==> flow/design.v <==
`timescale 1ns / 1ps
module input_layer_node(
    input i_clk,
    input i_rstn,
    input [7:0] i_data,
    output reg [7:0] o_data
    );
    parameter THRESHOLD = 1;
    always @ (posedge i_clk or negedge i_rstn) begin
        if (!i_rstn) begin
            o_data <= 0;
        end         
        else begin
            if ( i_data >= THRESHOLD ) begin
                o_data <= i_data;          
            end
            else begin
                o_data <= 0;           
            end       
        end   
    end
endmodule
`timescale 1ns / 1ps
module middle_layer0(
    input i_clk,
    input i_rstn,
    input [7:0] i_data0,
    input [7:0] i_data1,
    input [7:0] i_data2,
    output reg [7:0] o_data
    );
    parameter THRESHOLD = 1;
    reg [7:0] sum; 
    always_comb sum = i_data0 + i_data1 + i_data2;
    always @ (posedge i_clk or negedge i_rstn) begin
        if (!i_rstn) begin
            o_data <= 0;
        end         
        else begin
            if ( sum >= THRESHOLD ) begin
                o_data <= sum;            
            end            
            else begin
                o_data <= 0;           
            end       
        end   
    end       
endmodule
`timescale 1ns / 1ps
module middle_layer1(
    input i_clk,
    input i_rstn,
    input [7:0] i_data0,
    input [7:0] i_data1,
    input [7:0] i_data2,
    input [7:0] i_data3,
    output reg [7:0] o_data
    );
    parameter THRESHOLD = 1;
    reg [7:0] sum; 
    always_comb sum = i_data0 + i_data1 + i_data2 + i_data3;
    always @ (posedge i_clk or negedge i_rstn) begin
        if (!i_rstn) begin
            o_data <= 0;
        end         
        else begin
            if ( sum >= THRESHOLD ) begin
                o_data <= sum;
            end
            else begin
                o_data <= 0;
            end       
        end   
    end           
endmodule
`timescale 1ns / 1ps
module output_layer_node(
    input i_clk,
    input i_rstn,
    input [7:0] i_data0,
    input [7:0] i_data1,
    input [7:0] i_data2,
    input [7:0] i_data3,
    output reg [7:0] o_data
    );
    parameter THRESHOLD = 1;
    reg [7:0] sum; 
    always_comb sum = i_data0 + i_data1 + i_data2 + i_data3;
    always @ (posedge i_clk or negedge i_rstn) begin
        if (!i_rstn) begin
            o_data <= 0;
        end         
        else begin
            if ( sum >= THRESHOLD ) begin
                o_data <= sum;
            end
            else begin
                o_data <= 0;
            end       
        end   
    end           
endmodule
`timescale 1ns / 1ps
module snn_top(
    input i_clk,
    input i_rstn,
    input [7:0] i_data0,
    input [7:0] i_data1,
    input [7:0] i_data2,
    output [7:0] o_data0,
    output [7:0] o_data1,
    output [7:0] o_data2
    );
    wire [7:0] data_in_p [2:0];
    wire [7:0] mid_layer0_p [3:0];
    wire [7:0] mid_layer1_p [3:0];
    wire [7:0] data_out_p [2:0];
    wire [7:0] i_data_array [2:0];
    assign i_data_array[0] = i_data0;
    assign i_data_array[1] = i_data1;
    assign i_data_array[2] = i_data2;
    genvar i;
    generate 
        for (i = 0; i < 3; i = i + 1) begin : input_loop
            input_layer_node #(.THRESHOLD(i)) 
            input_node_inst (
                .i_clk(i_clk),
                .i_rstn(i_rstn),
                .i_data(i_data_array[i]),
                .o_data(data_in_p[i])                
            );  
        end 
    endgenerate
    genvar j;
    generate
        for (j = 0; j < 4; j = j + 1) begin : mid_layer0_loop
            middle_layer0 #(.THRESHOLD(j*2))
            middle_node0_inst (
                .i_clk(i_clk),
                .i_rstn(i_rstn),
                .i_data0(data_in_p[0]),
                .i_data1(data_in_p[1]),
                .i_data2(data_in_p[2]),
                .o_data(mid_layer0_p[j])
            );
        end    
    endgenerate
    genvar k;
    generate
        for (k = 0; k < 4; k = k + 1) begin : mid_layer1_loop
            middle_layer1 #(.THRESHOLD(k*3))
            middle_node1_inst (
                .i_clk(i_clk),
                .i_rstn(i_rstn),
                .i_data0(mid_layer0_p[0]),
                .i_data1(mid_layer0_p[1]),
                .i_data2(mid_layer0_p[2]),
                .i_data3(mid_layer0_p[3]),
                .o_data(mid_layer1_p[k])
            );
        end    
    endgenerate
    genvar m;
    generate
        for (m = 0; m < 3; m = m + 1) begin : out_layer_loop
            output_layer_node #(.THRESHOLD(m*4))
            middle_node1_inst (
                .i_clk(i_clk),
                .i_rstn(i_rstn),
                .i_data0(mid_layer1_p[0]),
                .i_data1(mid_layer1_p[1]),
                .i_data2(mid_layer1_p[2]),
                .i_data3(mid_layer1_p[3]),
                .o_data(data_out_p[m])
            );
        end    
    endgenerate
    assign o_data0 = data_out_p[0];       
    assign o_data1 = data_out_p[1];
    assign o_data2 = data_out_p[2];
endmodule
# From RTL to reports: snn_top
# Tool output for the design above, in the order of the flow.
# Line numbers count from 1 in the design file above.
# Operators carry their Yosys type and port widths (W data, S select, Z words).
# The mark - stands for no value.
# design
top	snn_top
clock	i_clk
library	sky130hd
corner	tt_025C_1v80

# Elaborated design
# Counts by Yosys on the flattened word-level netlist (proc, flatten, opt, wreduce). Print and check cells are left out. Cells with the same type and inputs are merged into one.
# bits
reg_bits	112
latch_bits	0
ramBits	0
rom_bits	0
clocked_rd_ports_x_width	0
n_memories	0
inputBits	26
output_inout_bits	24
elab_cells	50
# classes
add_sub_neg	8
multipliers	0
div_mod_pow	0
n_cmp	14
n_eq	0
n_shift	0
n_mux	14
logic	0
reduce_and_logical	0
# op_table
cell	count
$mux W8	14
$add A8 B8 Y8	8
$ge A8 B1 Y1 const B	5
$ge A8 B3 Y1 const B	4
$ge A8 B2 Y1 const B	3
$ge A8 B4 Y1 const B	2

# Longest topological paths
# Longest topological path by Yosys (ltp), each cell counted once; first at word level (registers and memories cut), then after technology mapping (sequential cells cut; the memories' decode and read muxes count).
# logic_depth
word_depth	5
abc_area	0
depth_mapped	14
mapped_depth_nobuf	14

# After synthesis
# Yosys stat after the flow's synthesis: flattened, memories mapped to cells. It holds for the ABC_AREA given above (unset counts as 0); a run with the other value may have another netlist.
# by_type
cell	count	type_area_um2
sky130_fd_sc_hd__dfrtp_1	112	2.8E+03
sky130_fd_sc_hd__fa_1	36	720.691
sky130_fd_sc_hd__xnor2_1	41	359.094
sky130_fd_sc_hd__inv_1	88	330.317
sky130_fd_sc_hd__ha_1	20	250.24
sky130_fd_sc_hd__a21oi_1	27	135.13
sky130_fd_sc_hd__clkbuf_1	21	78.826
sky130_fd_sc_hd__xor2_1	7	61.309
sky130_fd_sc_hd__a21o_1	5	37.536
sky130_fd_sc_hd__a31oi_1	6	37.536
sky130_fd_sc_hd__o21ai_0	7	35.034
sky130_fd_sc_hd__nor2_1	9	33.782
sky130_fd_sc_hd__buf_2	6	30.029
sky130_fd_sc_hd__a21oi_2	3	26.275
sky130_fd_sc_hd__nand2b_1	4	25.024
sky130_fd_sc_hd__o21a_1	3	22.522
sky130_fd_sc_hd__a211oi_4	1	20.019
sky130_fd_sc_hd__a41oi_1	2	17.517
# Not listed: further types 21, cells in them 26.
# mapped
stdcells	424
synth_area_mm2	0.00524
seqArea_mm2	0.0028027
flip_flops	112
buf_cells	28
# By module: a second synthesis without flattening, with its own total; a netlist apart from the flattened one above.
# hier_totals
hier_cells	951
hier_area_mm2	0.0098219
# Each row is one instance without its submodules.
# modules
module	n_inst	cells	area_mm2	seq_area_mm2
middle_layer1 (THRESHOLD=9)	1	104	0.0009759	0.0002002
output_layer_node (THRESHOLD=8)	1	103	0.0009672	0.0002002
middle_layer1 (THRESHOLD=6)	1	99	0.0009259	0.0002002
output_layer_node (THRESHOLD=4)	1	98	0.0009209	0.0002002
middle_layer1 (THRESHOLD=3)	1	90	0.0008909	0.0002002
middle_layer1 (THRESHOLD=0)	1	88	0.0008733	0.0002002
output_layer_node (THRESHOLD=0)	1	88	0.0008733	0.0002002
middle_layer0 (THRESHOLD=6)	1	62	0.0007044	0.0002002
middle_layer0 (THRESHOLD=2)	1	61	0.0006907	0.0002002
middle_layer0 (THRESHOLD=4)	1	62	0.0006857	0.0002002
middle_layer0 (THRESHOLD=0)	1	54	0.0006319	0.0002002
input_layer_node (THRESHOLD=2)	1	18	0.0002515	0.0002002
input_layer_node (THRESHOLD=1)	1	16	0.0002302	0.0002002
input_layer_node (THRESHOLD=0)	1	8	0.0002002	0.0002002
snn_top	1	0	0	0

# Timing after synthesis
# Path of least setup slack by OpenSTA after synthesis, without wires, with an ideal clock, recovery checks aside; 20% of the period is set as input and as output delay. Where synthesis merged equal registers, the netlist keeps one of their names.
# synth_path
kind	register -> register
from	register mid_layer0_loop[0].middle_node0_inst.o_data[1]
to	register mid_layer1_loop[1].middle_node1_inst.o_data[0]
tclk_ns	3.34
setup_time_ns	0.147
t_first_pin_ns	0.000
arrival_ns	3.185
required_time_ns	3.193
path_slack_ns	0.009
path_delay_ns	3.332
driving_pins	14
n_path_buf	0
synth_period_reached_ns	3.331
# "path_delay_ns" is the arrival time less input delay plus setup time.
# "driving_pins" counts driving pins, that of a launching flip-flop among them; a cell with two outputs on the path counts twice.
# "synth_period_reached_ns" is the clock period less the worst setup slack; recovery checks do not enter. This is arithmetic on one report: input and output delays are still those of the set period (20% each).
# Between the ends stands the longest chain of elaborated cells between them, by number of cells; it is not shown to be the way that was timed. Of several equally long chains one is given.
# Each line given opens the expression or statement behind the cell; cells for indexed reads and writes are added by Yosys, which also makes memories of some case tables.
# A register here has more assigning lines than the two given.
# synth_between
cell_sequence	sky130_fd_sc_hd__dfrtp_1 > sky130_fd_sc_hd__inv_1 > sky130_fd_sc_hd__fa_1 > sky130_fd_sc_hd__inv_1 > sky130_fd_sc_hd__fa_1 > sky130_fd_sc_hd__ha_1 > sky130_fd_sc_hd__inv_1 > sky130_fd_sc_hd__fa_1 > sky130_fd_sc_hd__nor2b_1 > sky130_fd_sc_hd__o31a_1 > sky130_fd_sc_hd__a21oi_1 > sky130_fd_sc_hd__a2111o_1 > sky130_fd_sc_hd__nor2_2 > sky130_fd_sc_hd__a41oi_1
elab_chain_cells	5
cells_between	5
cone_lines	2
classes_between	add/sub (3); compare (1); mux (1)
# synth_rtl
item	line_no	text
start, declared	30	output reg [7:0] o_data
start, assigned	37	o_data <= 0;
start, assigned	41	o_data <= sum;
$add A8 B8 Y8 (3 in a row)	61	always_comb sum = i_data0 + i_data1 + i_data2 + i_data3;
$ge A8 B2 Y1	67	if ( sum >= THRESHOLD ) begin
$mux W8	67
end, assigned	64	o_data <= 0;
end, assigned	68	o_data <= sum;
end, declared	57	output reg [7:0] o_data
# Nets of the timed path that keep an RTL name, with a line that drives or declares them; the list need not be complete.
# synth_nets
signal	line_no
mid_layer1_loop[0].middle_node1_inst.sum[5]	61

# Timing after layout
# Path of least setup slack in the final report of flow run B (OpenROAD, finished layout, wires in). Where an end is a register, its clock arrival counts in the times.
# layout_path
kind	register -> register
from	register mid_layer0_loop[0].middle_node0_inst.o_data[1]
to	register mid_layer1_loop[3].middle_node1_inst.o_data[3]
tclk_ns	6.39
setup_time_ns	0.11
t_first_pin_ns	0.35
arrival_ns	4.15
required_time_ns	6.63
path_slack_ns	2.48
driving_pins	15
n_path_buf	0
# Between the ends stands the longest chain of elaborated cells between them, by number of cells; it is not shown to be the way that was timed. Of several equally long chains one is given.
# A register here has more assigning lines than the two given.
# layout_between
cell_sequence	sky130_fd_sc_hd__dfrtp_1 > sky130_fd_sc_hd__inv_1 > sky130_fd_sc_hd__fa_1 > sky130_fd_sc_hd__inv_1 > sky130_fd_sc_hd__fa_1 > sky130_fd_sc_hd__ha_1 > sky130_fd_sc_hd__inv_1 > sky130_fd_sc_hd__fa_1 > sky130_fd_sc_hd__nor2b_1 > sky130_fd_sc_hd__o31a_1 > sky130_fd_sc_hd__o21ai_0 > sky130_fd_sc_hd__nand2b_1 > sky130_fd_sc_hd__xor2_1 > sky130_fd_sc_hd__inv_1 > sky130_fd_sc_hd__o31a_1
elab_chain_cells	5
cells_between	5
cone_lines	2
classes_between	add/sub (3); compare (1); mux (1)
# layout_rtl
item	line_no	text
start, declared	30	output reg [7:0] o_data
start, assigned	37	o_data <= 0;
start, assigned	41	o_data <= sum;
$add A8 B8 Y8 (3 in a row)	61	always_comb sum = i_data0 + i_data1 + i_data2 + i_data3;
$ge A8 B4 Y1	67	if ( sum >= THRESHOLD ) begin
$mux W8	67
end, assigned	64	o_data <= 0;
end, assigned	68	o_data <= sum;
end, declared	57	output reg [7:0] o_data
# Nets of the timed path that keep an RTL name, with a line that drives or declares them; the list need not be complete.
# layout_nets
signal	line_no
mid_layer1_loop[0].middle_node1_inst.sum[7]	61

# Record of 2 stored runs of the RTL-to-layout flow on snn_top, platform sky130hd. The runs are unordered. Constraints: input delay and output delay 20% of the set period each, output load 0.01 pF.
# "period_reached_ns": clock period set for the run, less the worst setup slack. It is reckoned from that one timing run; input and output delays stay at 20% of the period that was set.
# "worstPathTime_ns": the worst setup path's part of the clock period (all of it between registers, 20% less for each end at a port) less its slack. A launch clock that arrives late makes it longer, a capture clock that arrives late makes it shorter.
# Settings: . = not set for that run.
# Results: . = not shown.
run name	period_ns	CORE_UTILIZATION	SETUP_SLACK_MARGIN	PLACE_DENSITY	CELL_PAD_IN_SITES_DETAIL_PLACEMENT	ABC_AREA	GPL_TIMING_DRIVEN	CTS_CLUSTER_DIAMETER	SLEW_MARGIN	MAX_ROUTING_LAYER	CAP_MARGIN	CORE_MARGIN	yosys_chip_area_mm2	dieArea_mm2	cell_area_final_mm2	layout_utilization_pct	worstSetupSlack_ns	hold_ws_ns	period_reached_ns	worstPathTime_ns	path_kind
flow run A	4.64	71	0.71	0.49	2	1	0	86	30	met5	20	2	.	.	.	.	.	.	.	.	.
flow run B	6.39	40	.	.	.	.	.	.	20	.	20	2	0.00524	0.0140316	0.0061459	48.3	2.484	0.515	3.906	3.91	register -> register
# Flow run A: no final report: placement broke off with DPL-0033
